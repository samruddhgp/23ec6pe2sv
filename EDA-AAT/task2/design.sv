==> flow/design.v <==
module clock59 (
    input  logic clk, rst,
    output logic [5:0] sec, min
);
    always_ff @(posedge clk or posedge rst) begin
        if (rst) begin
            sec <= 0; min <= 0;
        end else begin
            if (sec == 59) begin
                sec <= 0;
                min <= (min == 59) ? 0 : min + 1;
            end else sec <= sec + 1;
        end
    end
endmodule
* Tool chain data of clock59
Tool output for the design above, in the order of the flow.
Lines are those of the file above, counted from 1.
Cell names lack the library's common part.
Not given: -
- Design top :: clock59
- Clock :: clk
- Cell library :: sky130hd
- Timing corner :: tt_025C_1v80

* Word level
Counts by Yosys on the flattened word-level netlist (proc, flatten, opt, wreduce; memories kept). Register bits leave out memories and registers merged into their read ports (data or address); mux counts leave out enables and synchronous resets folded into registers. Print and check cells are left out. Cells with the same type and inputs are merged into one.
- Register bits :: 12
- Latch bits :: 0
- Memory bits (writable) :: 0
- Bits in read-only memories :: 0
- Word width x clocked read ports :: 0
- Memory cells :: 0
- Input bits :: 2
- Add/subtract/negate cells :: 2
- Multipliers :: 0
- Divide/modulo/power cells :: 0
- Magnitude comparators :: 0
- Eq/ne operators :: 2
- Shift operators :: 0
- Multiplexer cells :: 2
- Bitwise operators :: 0
- Reduce/logical cells :: 0
** Operators by type and width (number)
- 6-bit by 1-bit adder with 6-bit output with constant B :: 2
- 6-bit equality test with constant B :: 2
- 6-bit 2-to-1 mux :: 2

* Longest topological paths
Depth = most cells in a row (Yosys ltp): at word level without a register or memory, in the mapped netlist without a sequential cell, where the memories' decode and read muxes count.
- Word-level depth :: 2
- ABC_AREA :: 0
- Mapped depth :: 6
- Mapped depth without buffers :: 5

* Mapped cells and area
Source: synth_stat.txt of the flow (Yosys; design flattened, memories mapped). It holds for the ABC_AREA given above (unset counts as 0); a run with the other value may have another netlist.
- Cell count :: 58
- Cell area after synthesis :: 605.6 µm²
- Sequential area :: 300.3 µm²
- Mapped flip-flops :: 12
** Cell types (number)
- dfrtp_1 :: 12
- nand2_1 :: 7
- ha_1 :: 2
- nor2_1 :: 6
- o21ai_0 :: 4
- a22o_1 :: 2
- a41oi_2 :: 1
- nor3_4 :: 1
- nand3_1 :: 3
- nand2b_1 :: 2
- buf_6 :: 1
- inv_1 :: 3
- mux2_1 :: 1
- mux2_2 :: 1
- o2111a_1 :: 1
- mux2i_1 :: 1
- nor3_1 :: 2
- o32ai_1 :: 1
Other cell types: 7; their cells: 7.

* Path before layout
Source: OpenSTA report_checks on the synthesized netlist (no wires, ideal clock, input and output delay 20% of the period each), path of least setup slack; recovery checks are left aside. Register names are those of the netlist, which keeps one name where synthesis merged equal registers.
- Path type :: flip-flop to flip-flop
- From :: register sec[0]
- To :: register min[1]
- Period :: 1.6 ns
- Time at the first pin :: 0.000 ns
- Arrival :: 1.440 ns
- Slack :: 0.035 ns
- Path delay :: 1.565 ns
- Driving pins on the path :: 6
- Path buffers :: 1
- Period reached after synthesis :: 1.565 ns
"path delay" is the arrival time less input delay plus setup time.
"driving pins on the path": output pins that drive a net of the path, with the launching flip-flop's if there is one; two outputs of one cell count as two.
"period reached after synthesis" is the clock period less the worst setup slack; recovery checks do not enter. This is arithmetic on one report: input and output delays are still those of the set period (20% each).
The rows between start and end are the longest chain of elaborated cells between them; the timing report does not say that the signal goes this way. Where chains are equally long, one stands for them.
Each line given opens the expression or statement behind the cell; cells for indexed reads and writes are added by Yosys, which also makes memories of some case tables.
A register here has more assigning lines than the two given.
- Path through :: dfrtp_1 -> ha_1 -> nand2_2 -> nor3_4 -> buf_6 -> mux2_2
- Cells in the longest elaborated chain :: 1
** Ends and longest elaborated chain, post-synthesis
- from (decl) :: RTL line 3 : output logic [5:0] sec, min
- from (assign) :: RTL line 7 : sec <= 0; min <= 0;
- from (assign) :: RTL line 12 : end else sec <= sec + 1;
- 6-bit equality test :: RTL line 9 : if (sec == 59) begin
- to (assign) :: RTL line 7
- to (assign) :: RTL line 11 : min <= (min == 59) ? 0 : min + 1;
- to (decl) :: RTL line 3

* Path in the finished layout
Path of least setup slack in the final report of stored run 2 (OpenROAD, finished layout, wires in). Where an end is a register, its clock arrival counts in the times.
- Path type :: flip-flop to flip-flop
- From :: register min[1]
- To :: register min[2]
- Period :: 1.1 ns
- Time at the first pin :: 0.27 ns
- Arrival :: 1.52 ns
- Slack :: -0.26 ns
- Driving pins on the path :: 6
- Path buffers :: 0
The rows between start and end are the longest chain of elaborated cells between them; the timing report does not say that the signal goes this way. Where chains are equally long, one stands for them.
- Path through :: dfrtp_1 -> ha_4 -> nand2_1 -> nor3_4 -> nor2_1 -> mux2_4
- Cells in the longest elaborated chain :: 2
** Ends and longest elaborated chain, post-layout
- from (decl) :: RTL line 3 : output logic [5:0] sec, min
- from (assign) :: RTL line 7 : sec <= 0; min <= 0;
- from (assign) :: RTL line 11 : min <= (min == 59) ? 0 : min + 1;
- 6-bit by 1-bit adder with 6-bit output :: RTL line 11
- 6-bit 2-to-1 mux :: RTL line 11
- to (assign) :: RTL line 7
- to (assign) :: RTL line 11
- to (decl) :: RTL line 3

Below are 2 stored runs of the flow (Yosys, OpenROAD; platform sky130hd) on clock59, each with its settings and what was measured, unordered. Constraints: input delay and output delay 20% of the set period each, output load 0.01 pF.
By "clock period reached" is meant the clock period of the run minus its worst setup slack. This is arithmetic on one report: input and output delays are still those of the set period (20% each).
By "worst setup path time" is meant the share of the clock period that the worst setup path is allowed (20% is reserved at inputs, 20% at outputs), minus its slack. Clock arrival times at its registers enter into it.
"power": no workload was simulated; the value follows from the tool's default switching activity.

** Stored run 1
- Settings :: period_ns=1.65; CORE_UTILIZATION=56; SETUP_SLACK_MARGIN=0.01; PLACE_DENSITY_LB_ADDON=0.01; HOLD_SLACK_MARGIN=0.13; CORE_MARGIN=7; CELL_PAD_IN_SITES_GLOBAL_PLACEMENT=3; GPL_TIMING_DRIVEN=1; GPL_ROUTABILITY_DRIVEN=0; CTS_CLUSTER_SIZE=56; CTS_CLUSTER_DIAMETER=168; MIN_ROUTING_LAYER=met2; CAP_MARGIN=20; SLEW_MARGIN=20
- Outcome :: incomplete, placement halted on FLW-0024

** Stored run 2
- Settings :: period_ns=1.1; CAP_MARGIN=20; CORE_MARGIN=2; CORE_UTILIZATION=40; SLEW_MARGIN=20
- Chip area after synthesis (Yosys) :: 605.6 µm²
- Area inside the die boundary :: 1841.3 µm²
- Standard-cell area after layout :: 1071.0 µm²
- Utilization in the final report :: 73.7%
- Smallest setup slack :: -0.262 ns
- Setup total negative slack :: -1.773 ns
- Power :: 0.0007293 W
- Clock period reached :: 1.362 ns
- Worst setup path time :: 1.36 ns
- Critical path type :: flip-flop to flip-flop
